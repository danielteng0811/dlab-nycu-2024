==> flow/design.v <==
`timescale 1ns / 1ps
module mmult(
    input clk,
    input reset_n,
    input enable,
    input [0:9*8-1] A_mat,
    input [0:9*8-1] B_mat,
    output valid,
    output reg [0:9*18-1] C_mat
);
    reg [17:0] C [0:8];
    reg [1:0] cycle;
    reg valid;
    always @(posedge clk or negedge reset_n) begin
        if (!reset_n) begin
            valid <= 0;
            cycle <= 0;
            C_mat <= 0;
        end else if (enable) begin
            case (cycle)
                0: begin
                    C[0] <= (A_mat[0:7] * B_mat[0:7]) + (A_mat[8:15] * B_mat[24:31]) + (A_mat[16:23] * B_mat[48:55]);
                    C[1] <= (A_mat[0:7] * B_mat[8:15]) + (A_mat[8:15] * B_mat[32:39]) + (A_mat[16:23] * B_mat[56:63]);
                    C[2] <= (A_mat[0:7] * B_mat[16:23]) + (A_mat[8:15] * B_mat[40:47]) + (A_mat[16:23] * B_mat[64:71]);
                    cycle <= 1;
                end
                1: begin
                    C[3] <= (A_mat[24:31] * B_mat[0:7]) + (A_mat[32:39] * B_mat[24:31]) + (A_mat[40:47] * B_mat[48:55]);
                    C[4] <= (A_mat[24:31] * B_mat[8:15]) + (A_mat[32:39] * B_mat[32:39]) + (A_mat[40:47] * B_mat[56:63]);
                    C[5] <= (A_mat[24:31] * B_mat[16:23]) + (A_mat[32:39] * B_mat[40:47]) + (A_mat[40:47] * B_mat[64:71]);
                    cycle <= 2;
                end
                2: begin
                    C[6] <= (A_mat[48:55] * B_mat[0:7]) + (A_mat[56:63] * B_mat[24:31]) + (A_mat[64:71] * B_mat[48:55]);
                    C[7] <= (A_mat[48:55] * B_mat[8:15]) + (A_mat[56:63] * B_mat[32:39]) + (A_mat[64:71] * B_mat[56:63]);
                    C[8] <= (A_mat[48:55] * B_mat[16:23]) + (A_mat[56:63] * B_mat[40:47]) + (A_mat[64:71] * B_mat[64:71]);
                    cycle <= 3;
                end
                3: begin
                    C_mat <= {C[0], C[1], C[2], C[3], C[4], C[5], C[6], C[7], C[8]};
                    valid <= 1;
                    cycle <= 0;
                end
            endcase
        end else begin
            valid <= 0;
        end
    end
endmodule
# [Step by step through the tools: mmult]
# What the tools print for mmult, step after step.
# Line numbers count from 1 in the design file above.
# Operators carry their Yosys type and port widths (W data, S select, Z words).
# Library cell names are shortened.
# Not given: --
[inputs] top_module="mmult" clock_port="clk" cell_library="sky130hd" corner="tt_025C_1v80"

# [After elaboration]
# Yosys after proc, flatten, opt, wreduce and memory -nomap, before mapping. Print and check cells are not counted. Equal cells are merged and count once.
[bits] out_inout_bits=163 elab_cells=69 ff_bits=327
[classes] equal=4 reduce_and_logical=5 multipliers=27 n_addsub=18 mux=3
[op_table] op="$mul A8 B8 Y16" count=27
[op_table] op="$add A17 B16 Y18" count=9
[op_table] op="$add A16 B16 Y17" count=9
[op_table] op="$reduce_and A3 Y1" count=3
[op_table] op="$pmux W2 S4" count=1
[op_table] op="$eq A2 B2 Y1 const B" count=2
[op_table] op="$eq A2 B1 Y1 const B" count=1
[op_table] op="$ne A2 B1 Y1 const B" count=1
[op_table] op="$logic_not A2 Y1" count=1
[op_table] op="$reduce_and A2 Y1" count=1
[op_table] op="$mux W1" count=2

# [Depth]
# Longest topological path by Yosys (ltp), each cell counted once; first at word level (registers and memories cut), then after technology mapping (sequential cells cut; the memories' decode and read muxes count).
[logic_depth] depth_word=3 abc_area=0 ltp_mapped=23 mapped_depth_nobuf=22

# [After synthesis]
# Source: synth_stat.txt of the flow (Yosys; design flattened, memories mapped). It holds for the ABC_AREA given above (unset counts as 0); a run with the other value may have another netlist.
[synth_totals] ffs=329 synth_area_um2=73220.2 cells=7541 n_buf=307
[types] cell="fa_1" count=1449 type_area_um2=2.9E+04
[types] cell="ha_1" count=891 type_area_um2=1.11E+04
[types] cell="inv_1" count=2062 type_area_um2=7.74E+03
[types] cell="and2_1" count=1151 type_area_um2=7.2E+03
[types] cell="edfxtp_1" count=162 type_area_um2=4.86E+03
[types] cell="dfrtp_1" count=166 type_area_um2=4.15E+03
[types] cell="nand2_1" count=621 type_area_um2=2.33E+03
[types] cell="mux2_2" count=165 type_area_um2=1.86E+03
[types] cell="clkbuf_1" count=299 type_area_um2=1.12E+03
[types] cell="xnor2_1" count=72 type_area_um2=630.605
[types] cell="a21oi_1" count=73 type_area_um2=365.35
[types] cell="xor2_1" count=34 type_area_um2=297.786
[types] cell="a21o_1" count=38 type_area_um2=285.274
[types] cell="nor2_1" count=62 type_area_um2=232.723
[types] cell="o21a_1" count=29 type_area_um2=217.709
[types] cell="o21ai_0" count=40 type_area_um2=200.192
[types] cell="nor2b_1" count=20 type_area_um2=125.12
[types] cell="and3_1" count=18 type_area_um2=112.608
# Not listed: further types 47, cells in them 189.

# [Timing after synthesis]
# Path of least setup slack by OpenSTA after synthesis, without wires, with an ideal clock, recovery checks aside; 20% of the period is set as input and as output delay. Where synthesis merged equal registers, the netlist keeps one of their names.
[synth_timing] path_type="input to register" start="input port B_mat[15]" end="register C[4][15]" setup_slack_ps=2467 path_delay_ps=5773 arrival_time_ps=7574 launch_ps=2060 path_buffers=1 tclk_ps=10300 stages=20 setup_time_ps=259 t_required_ps=10041 period_less_setup_slack_ps=7833
# "path_delay_ps" is the arrival time less input delay plus setup time.
# "stages": output pins that drive a net of the path, with the launching flip-flop's if there is one; two outputs of one cell count as two.
# "period_less_setup_slack_ps" = period - worst setup slack (recovery checks aside). The figure is calculated, with input and output delays left at 20% of the set period.
# The rows between start and end are the longest chain of elaborated cells between them; the timing report does not say that the signal goes this way. Where chains are equally long, one stands for them.
# Each line given opens the expression or statement behind the cell; cells for indexed reads and writes are added by Yosys, which also makes memories of some case tables.
[synth_between] path_cell_list="clkbuf_1 -> and2_1 -> fa_1 -> inv_1 -> fa_1 -> fa_1 -> inv_1 -> fa_1 -> fa_1 -> inv_1 -> fa_1 -> inv_1 -> fa_1 -> ha_1 -> nor2b_1 -> o31a_4 -> o211a_1 -> a311o_1 -> a21oi_2 -> xnor2_1" elab_chain_cells=3
[synth_rtl] element="from (decl)" line=7 rtl="input [0:9*8-1] B_mat,"
[synth_rtl] element="$mul A8 B8 Y16" line=29 rtl="C[4] <= (A_mat[24:31] * B_mat[8:15]) + (A_mat[32:39] * B_mat[32:39]) + (A_mat[40:47] * B_mat[56:63]);"
[synth_rtl] element="$add A16 B16 Y17" line=29
[synth_rtl] element="$add A17 B16 Y18" line=29
[synth_rtl] element="to (assign)" line=29
[synth_rtl] element="to (decl)" line=11 rtl="reg [17:0] C [0:8];"

# [Worst path after layout]
# From the final timing report of entry A: the path of least setup slack in the routed layout; clock arrival at registers is part of the times.
# The report prints the path's times to 10 ps; the period is as set.
[layout_timing] path_type="input to register" start="input port A_mat[4]" end="register C[2][15]" setup_slack_ps=-420 path_buffers=4 setup_time_ps=250 stages=24 launch_ps=1250 t_required_ps=6600 arrival_time_ps=7010 tclk_ps=6260
# The rows between start and end are the longest chain of elaborated cells between them; the timing report does not say that the signal goes this way. Where chains are equally long, one stands for them.
[layout_between] path_cell_list="buf_12 -> buf_12 -> buf_12 -> buf_8 -> nand2_1 -> fa_1 -> inv_1 -> fa_1 -> inv_1 -> fa_2 -> fa_1 -> inv_1 -> fa_1 -> fa_1 -> inv_1 -> fa_1 -> inv_1 -> ha_4 -> o21a_1 -> o31a_1 -> o31ai_4 -> nor2b_4 -> o221ai_2 -> xnor2_1" elab_chain_cells=3
[layout_rtl] element="from (decl)" line=6 rtl="input [0:9*8-1] A_mat,"
[layout_rtl] element="$mul A8 B8 Y16" line=24 rtl="C[2] <= (A_mat[0:7] * B_mat[16:23]) + (A_mat[8:15] * B_mat[40:47]) + (A_mat[16:23] * B_mat[64:71]);"
[layout_rtl] element="$add A16 B16 Y17" line=24
[layout_rtl] element="$add A17 B16 Y18" line=24
[layout_rtl] element="to (assign)" line=24
[layout_rtl] element="to (decl)" line=11 rtl="reg [17:0] C [0:8];"

# Flow measurements of mmult on sky130hd: 2 stored runs with different settings, listed in no order. Input and output delays are each 20% of the period that was set; the output load is 0.01 pF.
# "worst_path_allowed_less_slack_ps" = time allowed to the worst setup path (clock period - input delay - output delay, where it has them) - its slack; a late launch clock adds to it, a late capture clock takes from it.
# "worst_path_allowed_less_slack_ps" is known to 10 ps.
run="entry A" settings period_ns=6.26 CORE_UTILIZATION=53 PLACE_DENSITY_LB_ADDON=0.11 CORE_MARGIN=7 MIN_ROUTING_LAYER="met1" MAX_ROUTING_LAYER="met4" CAP_MARGIN=20 SLEW_MARGIN=20
run="entry A" results synth_chip_area_um2=73220.2 worst_path_allowed_less_slack_ps=5430 worst_setup_path_type="input to register" final_hold_ws_ps=465 util_pct=70.4 layout_stdcell_area_um2=96638.9 tns_ps=-10111 setup_ws_ps=-418 dieArea_um2=148753.0
run="entry B" settings period_ns=12.4 CORE_UTILIZATION=19 SETUP_SLACK_MARGIN=0.37 PLACE_DENSITY=0.94 HOLD_SLACK_MARGIN=0.29 CORE_ASPECT_RATIO=0.61 CELL_PAD_IN_SITES_GLOBAL_PLACEMENT=0 TNS_END_PERCENT=45 ABC_AREA=1 GPL_TIMING_DRIVEN=1 CTS_CLUSTER_SIZE=58 CTS_CLUSTER_DIAMETER=78 CAP_MARGIN=5 MIN_ROUTING_LAYER="met1" CORE_MARGIN=2 SLEW_MARGIN=20
run="entry B" results synth_chip_area_um2=77306.6 worst_path_allowed_less_slack_ps=6040 worst_setup_path_type="input to register" final_hold_ws_ps=456 util_pct=21.8 layout_stdcell_area_um2=88133.3 tns_ps=0 setup_ws_ps=3875 dieArea_um2=412150.0
