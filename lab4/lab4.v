==> flow/design.v <==
`timescale 1ns / 1ps
module lab4(
  input  clk,             
  input  reset_n,         
  input  [3:0] usr_btn,   
  output [3:0] usr_led    
);
reg [3:0] usr_led;
wire [3:0] btn, btnIsPressed;
reg [3:0] beforeClk_btn, brightness;
reg [3:0] counter = 0;
reg [19:0] pwm = 0;
checkdb button0(clk, usr_btn[0], btn[0]);
checkdb button1(clk, usr_btn[1], btn[1]);
checkdb button2(clk, usr_btn[2], btn[2]);
checkdb button3(clk, usr_btn[3], btn[3]);
integer i;
always @(posedge clk) begin
    for(i = 0; i < 4; i = i + 1)begin
    if (!reset_n)
        beforeClk_btn[i] <= 0;
    else
        beforeClk_btn[i] <= btn[i];
    end
end
assign btnIsPressed[0] = (btn[0] == 1 && beforeClk_btn[0] == 0);
assign btnIsPressed[1] = (btn[1] == 1 && beforeClk_btn[1] == 0);
assign btnIsPressed[2] = (btn[2] == 1 && beforeClk_btn[2] == 0);
assign btnIsPressed[3] = (btn[3] == 1 && beforeClk_btn[3] == 0);
always@(posedge clk)begin
    if(!reset_n)
        counter = 0;
    else begin
      if(btnIsPressed[1] == 1 && counter < 15)
            counter <= counter + 1;
      else if(btnIsPressed[0] == 1 && counter > 0 )
            counter <= counter - 1;
        if(btnIsPressed[2] == 1 && brightness < 4)
            brightness <= brightness + 1;
        else if(btnIsPressed[3] == 1 && brightness > 0)
            brightness <= brightness - 1;
    end
        case(brightness)
        0:
            if(pwm <=  50000)
                usr_led <= counter;
            else
                usr_led <= 0;
        1:
            if(pwm <= 250000)
                usr_led <= counter;
            else
                usr_led <= 0;
        2:
            if(pwm <= 500000)
                usr_led <= counter;
            else
                usr_led <= 0;
        3:
            if(pwm <= 750000)
                usr_led <= counter;
            else
                usr_led <= 0;
        4:
            usr_led <= counter;
        endcase
        if(pwm < 1000000)
            pwm <= pwm + 1;
        else
            pwm <= 0;
end
endmodule
module checkdb(input clk, input btn_input, output reg btn_output);
    reg [31:0] timer = 0;
    always@(posedge clk) begin
        if(btn_input == 1) timer <= timer + 1;
        else begin
            timer <= 0;
            btn_output = 0;
        end
        if(timer == 1000000) btn_output = 1;
    end
endmodule
======== Step by step through the tools: lab4 ========
Tool output for the design above, in the order of the flow.
Lines are those of the file above, counted from 1.
Operators carry their Yosys type and port widths (W data, S select, Z words).
Cell names lack the library's common part.
A cell with n/a has no value.
design
  top ..................................... lab4
  clock input ............................. clk
  standard-cell library ................... sky130hd
  library corner .......................... tt_025C_1v80

======== After elaboration ========
Source: Yosys, flattened and elaborated, memories not mapped. Widths are those after wreduce. Registers that Yosys merges into a memory's read port (data or address) are not register bits. Print and check cells do not count. Equal cells are merged and count once.
word-level totals
  register bits ........................... 168
  latch bits .............................. 0
  bits in writable memories ............... 0
  ROM bits ................................ 0
  clocked read ports x word width ......... 0
  memory cells ............................ 0
  input bits .............................. 6
  output and inout port bits .............. 4
  elaborated cells ........................ 65
operators by class
  $add $sub $neg .......................... 9
  $mul .................................... 0
  div/mod/pow operators ................... 0
  order comparisons ....................... 9
  equal/unequal tests ..................... 8
  shifts and indexed selects .............. 0
  muxes and demuxes ....................... 10
  bitwise logic cells ..................... 4
  reductions and logical operators ........ 12
operators with widths
  cell                     number
  $add A32 B1 Y32 const B  4
  $eq A32 B20 Y1 const B   4
  $mux W4                  9
  $add A20 B1 Y20 const B  1
  $le A20 B16 Y1 const B   1
  $le A20 B18 Y1 const B   1
  $le A20 B19 Y1 const B   1
  $le A20 B20 Y1 const B   1
  $lt A20 B20 Y1 const B   1
  $pmux W4 S5              1
  $logic_and A1 B1 Y1      8
  $add A4 B1 Y4 const B    2
  $sub A4 B1 Y4 const B    2
  $gt A4 B1 Y1 const B     2
  $eq A4 B2 Y1 const B     2
  $reduce_bool A5 Y1       1
  $not A1 Y1               4
  $eq A4 B1 Y1 const B     1
  $lt A4 B3 Y1 const B     1
  $eq A4 B3 Y1 const B     1
  $lt A4 B4 Y1 const B     1
  $logic_not A4 Y1         1
  $reduce_and A2 Y1        1
  $reduce_bool A2 Y1       1

======== Depth ========
Longest topological path by Yosys (ltp), each cell counted once; first at word level (registers and memories cut), then after technology mapping (sequential cells cut; the memories' decode and read muxes count).
depth
  depth after elaboration ................. 8
  ABC_AREA ................................ 0
  depth in mapped cells ................... 8
  mapped depth without buffers ............ 8

======== After synthesis ========
Yosys stat after the flow's synthesis: flattened, memories mapped to cells. It holds for the ABC_AREA given above (unset counts as 0); a run with the other value may have another netlist.
The area totals of this step are shown rounded.
cell types
  type      number  total area (µm²)
  dfxtp_1   160     3.2E+03
  xnor2_1   77      674.397
  and2_1    105     656.88
  xor2_1    45      394.128
  nand3_1   58      290.278
  nand2_1   67      251.491
  edfxtp_1  8       240.23
  nor2_1    56      210.202
  ha_1      16      200.192
  nand4_1   30      187.68
  nor2b_1   23      143.888
  and4_1    14      122.618
  and3_1    17      106.352
  or3_1     17      106.352
  o21ai_0   21      105.101
  inv_1     27      101.347
  nor4_1    16      100.096
  clkbuf_1  24      90.086
Other cell types: 40; their cells: 115.
synthesis totals
  cells in the netlist .................... 896
  mapped area ............................. 8,100 µm²
  area of sequential cells ................ 3,440 µm²
  mapped flip-flops ....................... 168
  buffers ................................. 26
By module: a second synthesis without flattening, with its own total; a netlist apart from the flattened one above.
unflattened totals
  cells (unflattened synthesis) ........... 970
  area total of the unflattened synthesis .. 8,230 µm²
Rows give one instance, submodules left out.
by module
  module   instances  cells  area (µm²)  seq. area (µm²)
  checkdb  4          182    1,550       661
  lab4     1          242    2,030       801

======== Worst setup path after synthesis ========
OpenSTA on the mapped netlist: ideal clock, no wires. The path of least setup slack (recovery checks aside). Input and output delay are each 20% of the period. Register names are those of the netlist, which keeps one name where synthesis merged equal registers.
path post-synthesis
  path type ............................... reg-to-reg
  start point ............................. reg pwm[0]
  end point ............................... reg usr_led[0]
  period .................................. 3,460 ps
  setup time .............................. 160 ps
  time at the first pin ................... 0 ps
  arrival ................................. 1,819 ps
  data required time ...................... 3,300 ps
  setup slack ............................. 1,481 ps
  delay of the path ....................... 1,979 ps
  stages .................................. 9
  path buffers ............................ 0
  period reached after synthesis .......... 1,979 ps
"delay of the path" is the arrival time less input delay plus setup time.
"stages": output pins that drive a net of the path, with the launching flip-flop's if there is one; two outputs of one cell count as two.
"period reached after synthesis" is the clock period less the worst setup slack; recovery checks do not enter. This is arithmetic on one report: input and output delays are still those of the set period (20% each).
The rows between start and end are the longest chain of elaborated cells between them; the timing report does not say that the signal goes this way. Where chains are equally long, one stands for them.
Each line given opens the expression or statement behind the cell; cells for indexed reads and writes are added by Yosys, which also makes memories of some case tables.
A register here has more assigning lines than the two given.
between the ends, post-synthesis
  cell sequence ........................... dfxtp_1 > inv_1 > ha_1 > or3b_1 > a21oi_1 > nand2b_1 > a2111oi_1 > nor4b_2 > nor3b_1
  cells in the longest elaborated chain ... 3
  elaborated cells on any way between the ends .. 9
  RTL lines with such cells ............... 5
  classes of those cells .................. compare (4); mux (5)
ends and longest elaborated chain, post-synthesis
  element          line  source
  start, declared  12    reg [19:0] pwm = 0;
  start, assigned  68    pwm <= pwm + 1;
  start, assigned  70    pwm <= 0;
  $le A20 B20 Y1   60    if(pwm <= 750000)
  $mux W4          60
  $pmux W4 S5      43    case(brightness)
  end, assigned    46    usr_led <= counter;
  end, assigned    51    usr_led <= counter;
  end, declared    6     output [3:0] usr_led

======== Worst path after layout ========
Path of least setup slack in the final report of flow run 1 (OpenROAD, finished layout, wires in). Where an end is a register, its clock arrival counts in the times.
The report prints the path's times to 10 ps; the period is as set.
path post-layout
  path type ............................... reg-to-reg
  start point ............................. reg pwm[0]
  end point ............................... reg usr_led[1]
  period .................................. 1,450 ps
  setup time .............................. 190 ps
  time at the first pin ................... 450 ps
  arrival ................................. 2,700 ps
  data required time ...................... 1,720 ps
  setup slack ............................. -980 ps
  stages .................................. 9
  path buffers ............................ 0
The rows between start and end are the longest chain of elaborated cells between them; the timing report does not say that the signal goes this way. Where chains are equally long, one stands for them.
A register here has more assigning lines than the two given.
between the ends, post-layout
  cell sequence ........................... dfxtp_2 > inv_2 > ha_4 > or3b_4 > or4_4 > a31oi_1 > a31oi_1 > nor4b_4 > nor3b_1
  cells in the longest elaborated chain ... 3
  elaborated cells on any way between the ends .. 9
  RTL lines with such cells ............... 5
  classes of those cells .................. compare (4); mux (5)
ends and longest elaborated chain, post-layout
  element          line  source
  start, declared  12    reg [19:0] pwm = 0;
  start, assigned  68    pwm <= pwm + 1;
  start, assigned  70    pwm <= 0;
  $le A20 B20 Y1   60    if(pwm <= 750000)
  $mux W4          60
  $pmux W4 S5      43    case(brightness)
  end, assigned    46    usr_led <= counter;
  end, assigned    51    usr_led <= counter;
  end, declared    6     output [3:0] usr_led

--- measured runs ---
Below are 2 stored runs of the flow (Yosys, OpenROAD; platform sky130hd) on lab4, each with its settings and what was measured, unordered. Constraints: input delay and output delay 20% of the set period each, output load 0.01 pF.
By "clock period achieved" is meant the clock period of the run minus its worst setup slack. This is arithmetic on one report: input and output delays are still those of the set period (20% each).
"time used up by the worst setup path" means the part of the period allowed to the worst setup path (the constraints hold back 20% at inputs and 20% at outputs) less its slack; where the path has registers, the arrival times of their clocks count too.
"total power of the final layout" is the tool's figure for a default switching activity; nothing was simulated.
"time used up by the worst setup path" is known to 10 ps.
Results are given in rounded form.

---- flow run 1 ----
settings
  period_ns = 1.45
  CORE_UTILIZATION = 51
  PLACE_DENSITY = 0.66
  CELL_PAD_IN_SITES_DETAIL_PLACEMENT = 1
  GPL_TIMING_DRIVEN = 0
  GPL_ROUTABILITY_DRIVEN = 0
  CTS_CLUSTER_DIAMETER = 333
  CAP_MARGIN = 10
  SLEW_MARGIN = 5
  MAX_ROUTING_LAYER = met5
  CORE_MARGIN = 2
results
  smallest hold slack ..................... 478 ps
  total negative setup slack .............. -41,100 ps
  post-layout utilization ................. 74.3%
  full die area ........................... 16,900 µm²
  std-cell area (final layout) ............ 11,700 µm²
  setup slack of the worst path ........... -976 ps
  clock period achieved ................... 2,426 ps
  total power of the final layout ......... 9.71 mW
  Yosys chip area after synthesis ......... 8,100 µm²
  time used up by the worst setup path .... 2,430 ps
  critical path type ...................... reg-to-reg

---- flow run 2 ----
settings
  period_ns = 2.34
  CORE_UTILIZATION = 69
  PLACE_DENSITY_LB_ADDON = 0.29
  CORE_ASPECT_RATIO = 1.4
  CELL_PAD_IN_SITES_GLOBAL_PLACEMENT = 3
  CELL_PAD_IN_SITES_DETAIL_PLACEMENT = 2
  GPL_TIMING_DRIVEN = 1
  CTS_CLUSTER_DIAMETER = 298
  MIN_ROUTING_LAYER = met1
  MAX_ROUTING_LAYER = met4
  CAP_MARGIN = 20
  CORE_MARGIN = 2
  SLEW_MARGIN = 20
results
  unfinished; error FLW-0024 in placement
--- end ---
